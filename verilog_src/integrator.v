==> flow/design.v <==
module integrator(
    input wire clk,
    input wire rst,
    input wire [23:0] in,
    output reg [23:0] out
);
    reg [23:0] data;
    always @(posedge clk or posedge rst) begin
    	if (rst) begin
	        out<=0;
        end else begin
	        out<=out+in;
	end
    end
endmodule
From RTL to reports: integrator
What the tools print for integrator, step after step.
Lines are those of the file above, counted from 1.
Library cell names are shortened.
Not given: --
- design top: integrator
- clock: clk
- library: sky130hd
- timing corner: tt_025C_1v80

Word level
Counts by Yosys on the flattened word-level netlist (proc, flatten, opt, wreduce; memories kept). Register bits leave out memories and registers merged into their read ports (data or address); mux counts leave out enables and synchronous resets folded into registers. Print and check cells are left out. Cells with the same type and inputs are merged into one.
- elaborated cells at 2
- bits of input ports at 26
- noted flip-flop bits (word level): 24
- noted output and inout bits: 24
- add/subtract/negate cells at 1
- operators with widths (cell ; count):
    adder 24 bit ; 1

Logic depth
Depth = most cells in a row (Yosys ltp): at word level without a register or memory, in the mapped netlist without a sequential cell, where the memories' decode and read muxes count.
- word-level depth: 1
- ABC_AREA: 0
- gate-level depth with buffers at 9
- noted depth with buffers taken out: 9

Netlist
Source: synth_stat.txt of the flow (Yosys; design flattened, memories mapped). It holds for the ABC_AREA given above (unset counts as 0); a run with the other value may have another netlist.
- noted buffers: 3
- noted chip area (Yosys): 1778.0 sq um
- sequential part of the area at 600.6 sq um
- mapped cells at 188
- noted mapped flip-flops: 24
- cell types (cell type ; count ; area in all (sq um)):
    dfrtp_1 ; 24 ; 600.576
    ha_1 ; 23 ; 287.776
    a21oi_1 ; 25 ; 125.12
    xnor2_1 ; 12 ; 105.101
    xor2_1 ; 9 ; 78.826
    a21o_1 ; 8 ; 60.058
    nand2_1 ; 16 ; 60.058
    o21ai_0 ; 9 ; 45.043
    nor2_1 ; 9 ; 33.782
    and3_1 ; 4 ; 25.024
    fa_1 ; 1 ; 20.019
    nor3_1 ; 4 ; 20.019
    a31oi_1 ; 3 ; 18.768
    inv_1 ; 5 ; 18.768
    or3_1 ; 3 ; 18.768
    a21oi_2 ; 2 ; 17.517
    a2111oi_2 ; 1 ; 15.014
    a221oi_2 ; 1 ; 15.014
Not listed: further types 25, cells in them 29.

Path before layout
Path of least setup slack by OpenSTA after synthesis, without wires, with an ideal clock, recovery checks aside; 20% of the period is set as input and as output delay. Where synthesis merged equal registers, the netlist keeps one of their names.
- path kind: in2reg
- start point: in in[0]
- end point: reg out[20]
- path buffers at 0
- data arrival time at 2.410 ns
- noted driving pins on the path: 9
- data required time at 2.900 ns
- noted library setup time: 0.080 ns
- delay of the path at 1.894 ns
- noted clock period: 2.98 ns
- launch time at the first pin at 0.596 ns
- noted input delay: 0.596 ns
- noted path slack: 0.491 ns
- period reached after synthesis at 2.489 ns
"delay of the path" = arrival - input delay + setup time.
"driving pins on the path": output pins that drive a net of the path, with the launching flip-flop's if there is one; two outputs of one cell count as two.
"period reached after synthesis" is the clock period less the worst setup slack; recovery checks do not enter. This is arithmetic on one report: input and output delays are still those of the set period (20% each).
The rows between start and end are the longest chain of elaborated cells between them; the timing report does not say that the signal goes this way. Where chains are equally long, one stands for them.
A line is the first line of the expression or statement that the cell stems from. Yosys adds cells for indexed reads and writes and turns some case tables into memories.
- cells stage by stage: ha_1 -> fa_1 -> a21oi_1 -> o22ai_1 -> o211ai_1 -> a21oi_1 -> or3_1 -> o311ai_1 -> xnor2_1
- length of the longest elaborated chain at 1
- noted elaborated cells on any way between the ends: 1
- noted RTL lines with such cells: 1
- classes of those cells: 1 x add/sub
- ends and longest elaborated chain, post-synthesis (item ; RTL line ; source):
    start: declaration ; 4 ; input wire [23:0] in,
    adder 24 bit ; 12 ; out<=out+in;
    end: assignment ; 10 ; out<=0;
    end: assignment ; 12 ;
    end: declaration ; 5 ; output reg [23:0] out

Worst path after layout
Path of least setup slack in the final report of run B (OpenROAD, finished layout, wires in). Where an end is a register, its clock arrival counts in the times.
- path kind: reg2reg
- start point: reg out[0]
- end point: reg out[20]
- noted driving pins on the path: 10
- data arrival time at 2.46 ns
- path buffers at 0
- launch time at the first pin at 0.27 ns
- data required time at 2.42 ns
- noted path slack: -0.03 ns
- noted library setup time: 0.11 ns
- noted clock period: 2.27 ns
The rows between start and end are the longest chain of elaborated cells between them; the timing report does not say that the signal goes this way. Where chains are equally long, one stands for them.
- cells stage by stage: dfrtp_1 -> ha_2 -> fa_2 -> a21oi_4 -> o22ai_4 -> o211ai_1 -> a21oi_2 -> or3_1 -> o311ai_2 -> xnor2_1
- length of the longest elaborated chain at 1
- noted elaborated cells on any way between the ends: 1
- noted RTL lines with such cells: 1
- classes of those cells: 1 x add/sub
- ends and longest elaborated chain, after layout (item ; RTL line ; source):
    start: declaration ; 5 ; output reg [23:0] out
    start: assignment ; 10 ; out<=0;
    start: assignment ; 12 ; out<=out+in;
    adder 24 bit ; 12 ;
    end: assignment ; 10 ;
    end: assignment ; 12 ;
    end: declaration ; 5 ;

FLOW RESULTS
============

integrator through Yosys and OpenROAD on sky130hd: 2 stored runs, unordered, with their settings and measured results. The constraints put input and output delay at 20% of the set period each and load the outputs with 0.01 pF.
"achieved period" is the run's clock period less its worst setup slack. It is reckoned from that one timing run; input and output delays stay at 20% of the period that was set.
By "allowed time less slack (worst setup path)" is meant the share of the clock period that the worst setup path is allowed (20% is reserved at inputs, 20% at outputs), minus its slack. Clock arrival times at its registers enter into it.
"power consumption" rests on the timing tool's default activity at the inputs, not on a simulated workload.

Run A

==> flow/run.sh <==
#!/bin/bash
# the make line also repeats the synthesis and layout settings of config.mk as NAME=value (left out here)
make -C /OpenROAD-flow-scripts/flow DESIGN_CONFIG=/design/flow/config.mk WORK_HOME=/design/flow/orfs CLKGATE_MAP_FILE= finish
==> flow/config.mk <==
export PLATFORM = sky130hd
export DESIGN_NAME = integrator
export DESIGN_NICKNAME = integrator
export VERILOG_FILES = /design/flow/design.v
export SDC_FILE = /design/flow/constraint.sdc
export NUM_CORES = 4
export LEC_CHECK = 0
export CAP_MARGIN = 20
export CELL_PAD_IN_SITES_DETAIL_PLACEMENT = 1
export CELL_PAD_IN_SITES_GLOBAL_PLACEMENT = 1
export CORE_ASPECT_RATIO = 1.18
export CORE_MARGIN = 2
export CORE_UTILIZATION = 59
export GPL_ROUTABILITY_DRIVEN = 1
export MIN_ROUTING_LAYER = met2
export PLACE_DENSITY_LB_ADDON = 0.2
export SETUP_SLACK_MARGIN = 0.69
export SLEW_MARGIN = 20
==> flow/constraint.sdc <==
create_clock -name core_clock -period 3.41 [get_ports {clk}]
set_input_delay 0.6820 -clock core_clock [delete_from_list [all_inputs] [get_ports {clk}]]
set_output_delay 0.6820 -clock core_clock [all_outputs]
set_load 0.01 [all_outputs]

Run A: no results, placement failed with FLW-0024.

Run B

==> flow/run.sh <==
#!/bin/bash
# the make line also repeats the synthesis and layout settings of config.mk as NAME=value (left out here)
make -C /OpenROAD-flow-scripts/flow DESIGN_CONFIG=/design/flow/config.mk WORK_HOME=/design/flow/orfs CLKGATE_MAP_FILE= finish
==> flow/config.mk <==
export PLATFORM = sky130hd
export DESIGN_NAME = integrator
export DESIGN_NICKNAME = integrator
export VERILOG_FILES = /design/flow/design.v
export SDC_FILE = /design/flow/constraint.sdc
export NUM_CORES = 4
export LEC_CHECK = 0
export CAP_MARGIN = 30
export CORE_ASPECT_RATIO = 0.58
export CORE_MARGIN = 2
export CORE_UTILIZATION = 37
export CTS_CLUSTER_SIZE = 66
export GPL_ROUTABILITY_DRIVEN = 1
export GPL_TIMING_DRIVEN = 1
export HOLD_SLACK_MARGIN = 0.11
export MIN_ROUTING_LAYER = met1
export PLACE_DENSITY = 0.69
export SLEW_MARGIN = 30
==> flow/constraint.sdc <==
create_clock -name core_clock -period 2.27 [get_ports {clk}]
set_input_delay 0.4540 -clock core_clock [delete_from_list [all_inputs] [get_ports {clk}]]
set_output_delay 0.4540 -clock core_clock [all_outputs]
set_load 0.01 [all_outputs]

Measured in run B:
- setup slack of the worst path: -0.035 ns
- standard-cell area of the final layout: 2917.8 sq um
- final design utilization: 62.3%
- noted the post-synthesis cell area: 1778.0 sq um
- worst hold slack in the final report: 0.502 ns
- noted the allowed time less slack (worst setup path): 2.30 ns
- worst path kind: reg2reg
- noted the achieved period: 2.305 ns
- noted the area of the die: 5396.2 sq um
- noted the summed negative setup slack: -0.035 ns
- power consumption at 4.538 mW
