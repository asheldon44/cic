==> flow/design.v <==
module incrementor (
	input wire clk,
	input wire in,
	input wire rst,
	output reg [23:0] out
);
	always @(posedge clk or posedge rst) begin
		if(rst) begin 
			out<=0;	
		end else if (in) begin
			out<=out+1;
		end else begin 
			out<=out-1;
		end
	end
endmodule
* From RTL to reports: incrementor
Tool output for the design above, in the order of the flow. Lines are those of the file above, counted from 1. Cell names lack the library's common part. A cell with - has no value.
Design: top incrementor, clock clk, cell library sky130hd, library corner tt_025C_1v80

* Word-level counts
Counts by Yosys on the flattened word-level netlist (proc, flatten, opt, wreduce; memories kept). Register bits leave out memories and registers merged into their read ports (data or address); mux counts leave out enables and synchronous resets folded into registers. Print and check cells are left out. Cells with the same type and inputs are merged into one.
Word-level totals: bits in registers 24, input bits 3, output and inout bits 24, elaborated cells 4
Operators by class: $add $sub $neg 2, mux-type cells 1
Operators with widths (count):
- adder 24 x 1 -> 24 bit (second input constant) | 1
- subtractor 24 x 1 -> 24 bit (second input constant) | 1
- two-way mux 24 bit | 1

* Logic depth
Yosys ltp: most cells in a row. Word level: on the elaborated netlist, between registers, memories and ports. Mapped: between sequential cells and ports; inverters and the memories' decode and read muxes count.
Depth: depth in word-level cells 2, ABC_AREA 0, depth in mapped cells 9, mapped depth without buffers 8

* After synthesis
The flow's flattened synthesis, as Yosys stat reports it; memories are mapped. The netlist is that of the ABC_AREA named above (0 if unset); the other value can give another one.
Mapped netlist: standard cells after synthesis 210, mapped area 1903.1 um2, flip-flops 24
Cell types (count):
- dfrtp_1 | 24
- ha_1 | 22
- xnor2_1 | 11
- a21oi_1 | 18
- a21o_1 | 11
- nand2_1 | 17
- xor2_1 | 7
- nand3_1 | 9
- a211o_1 | 4
- nor2_1 | 9
- o21ai_0 | 6
- a2111oi_0 | 3
- a31oi_1 | 4
- and3_1 | 4
- nand4_1 | 4
- o21ai_1 | 5
- clkbuf_1 | 6
- inv_1 | 6
Other cell types: 27; their cells: 40.

* Timing after synthesis
Source: OpenSTA report_checks on the synthesized netlist (no wires, ideal clock, input and output delay 20% of the period each), path of least setup slack; recovery checks are left aside. Register names are those of the netlist, which keeps one name where synthesis merged equal registers.
Path after synthesis: kind input-to-reg, from input in, to register out[21], clock period 3010 ps, input delay 602 ps, arrival 2628 ps, required time 2871 ps, path slack 243 ps, path delay 2165 ps, stages 8, period reached after synthesis 2767 ps
"path delay" = arrival - input delay + setup time. "stages": output pins that drive a net of the path, with the launching flip-flop's if there is one; two outputs of one cell count as two. "period reached after synthesis" = period - worst setup slack (recovery checks aside). The figure is calculated, with input and output delays left at 20% of the set period. The rows between start and end are the longest chain of elaborated cells between them; the timing report does not say that the signal goes this way. Where chains are equally long, one stands for them. Each line given opens the expression or statement behind the cell; cells for indexed reads and writes are added by Yosys, which also makes memories of some case tables. At most two assigning lines are given for a register; there are more.
On the way, after synthesis: cells stage by stage inv_1 ha_1 a21o_1 a31oi_1 a211o_1 nand3_1 a2111oi_0 nor4_1, cells in the longest elaborated chain 1, elaborated cells between the ends (all ways) 1, source lines of those cells 1, those cells by class 1 x mux
RTL lines, path after synthesis:
- start: declaration | line 3 | input wire in,
- two-way mux 24 bit | line 10 | end else if (in) begin
- end: assignment | line 11 | out<=out+1;
- end: assignment | line 13 | out<=out-1;
- end: declaration | line 5 | output reg [23:0] out

* Path in the finished layout
Path of least setup slack in the final report of flow run A (OpenROAD, finished layout, wires in). Where an end is a register, its clock arrival counts in the times. The path's times are printed in steps of 10 ps; the period is the one set.
Path after layout: kind input-to-reg, from input in, to register out[18], clock period 3130 ps, input delay 630 ps, arrival 3050 ps, required time 3300 ps, path slack 250 ps, stages 9
The rows between start and end are the longest chain of elaborated cells between them; the timing report does not say that the signal goes this way. Where chains are equally long, one stands for them. At most two assigning lines are given for a register; there are more.
On the way, after layout: cells stage by stage clkdlybuf4s50_1 inv_1 fa_1 a21o_1 a311oi_1 o311a_1 a211o_1 nand2_1 xor2_1, cells in the longest elaborated chain 1, elaborated cells between the ends (all ways) 1, source lines of those cells 1, those cells by class 1 x mux
RTL lines, path after layout:
- start: declaration | line 3 | input wire in,
- two-way mux 24 bit | line 10 | end else if (in) begin
- end: assignment | line 11 | out<=out+1;
- end: assignment | line 13 | out<=out-1;
- end: declaration | line 5 | output reg [23:0] out

Add stored flow runs of incrementor

Stored flow runs of incrementor (2 of them; Yosys, OpenROAD, sky130hd). They differ in their settings and are not a sequence. Constraints: input delay and output delay 20% of the set period each, output load 0.01 pF.
"achieved period" = clock period - worst setup slack. The figure is calculated, with input and output delays left at 20% of the set period.
"allowed time less slack (worst setup path)" means the part of the period allowed to the worst setup path (the constraints hold back 20% at inputs and 20% at outputs) less its slack; where the path has registers, the arrival times of their clocks count too.
By "total power after layout" is meant OpenSTA's value without simulated activity: inputs other than the clock are taken to toggle once in ten clock periods, and the tool carries that through the logic.
"allowed time less slack (worst setup path)" is given in steps of 10 ps.

[flow run A] flow files
==> flow/run.sh <==
#!/bin/bash
# the make line also repeats the synthesis and layout settings of config.mk as NAME=value (left out here)
make -C /OpenROAD-flow-scripts/flow DESIGN_CONFIG=/design/flow/config.mk WORK_HOME=/design/flow/orfs CLKGATE_MAP_FILE= finish
==> flow/config.mk <==
export PLATFORM = sky130hd
export DESIGN_NAME = incrementor
export DESIGN_NICKNAME = incrementor
export VERILOG_FILES = /design/flow/design.v
export SDC_FILE = /design/flow/constraint.sdc
export NUM_CORES = 4
export LEC_CHECK = 0
export CAP_MARGIN = 20
export CORE_MARGIN = 2
export CORE_UTILIZATION = 40
export SETUP_SLACK_MARGIN = -0.17
export SLEW_MARGIN = 20
==> flow/constraint.sdc <==
create_clock -name core_clock -period 3.13 [get_ports {clk}]
set_input_delay 0.6260 -clock core_clock [delete_from_list [all_inputs] [get_ports {clk}]]
set_output_delay 0.6260 -clock core_clock [all_outputs]
set_load 0.01 [all_outputs]

[flow run A] result: synthesis area 1,903.1 um2; area of the standard cells in the finished layout 2,537.4 um2; setup slack of the critical path 251 ps; utilization after routing 54.4%; total negative slack on setup checks 0 ps; total power after layout 3,028 uW; achieved period 2,879 ps; worst hold slack in the final report 504 ps; die outline area 5,325.4 um2; allowed time less slack (worst setup path) 2,250 ps; kind of the worst setup path input-to-reg

[flow run B] flow files
==> flow/run.sh <==
#!/bin/bash
# the make line also repeats the synthesis and layout settings of config.mk as NAME=value (left out here)
make -C /OpenROAD-flow-scripts/flow DESIGN_CONFIG=/design/flow/config.mk WORK_HOME=/design/flow/orfs CLKGATE_MAP_FILE= finish
==> flow/config.mk <==
export PLATFORM = sky130hd
export DESIGN_NAME = incrementor
export DESIGN_NICKNAME = incrementor
export VERILOG_FILES = /design/flow/design.v
export SDC_FILE = /design/flow/constraint.sdc
export NUM_CORES = 4
export LEC_CHECK = 0
export CAP_MARGIN = 20
export CELL_PAD_IN_SITES_DETAIL_PLACEMENT = 2
export CORE_MARGIN = 10
export CORE_UTILIZATION = 17
export SLEW_MARGIN = 15
==> flow/constraint.sdc <==
create_clock -name core_clock -period 3.22 [get_ports {clk}]
set_input_delay 0.6440 -clock core_clock [delete_from_list [all_inputs] [get_ports {clk}]]
set_output_delay 0.6440 -clock core_clock [all_outputs]
set_load 0.01 [all_outputs]

[flow run B] result: synthesis area 1,903.1 um2; area of the standard cells in the finished layout 2,522.4 um2; setup slack of the critical path 145 ps; utilization after routing 23.2%; total negative slack on setup checks 0 ps; total power after layout 2,934 uW; achieved period 3,075 ps; worst hold slack in the final report 511 ps; die outline area 15,826.9 um2; allowed time less slack (worst setup path) 2,430 ps; kind of the worst setup path input-to-reg
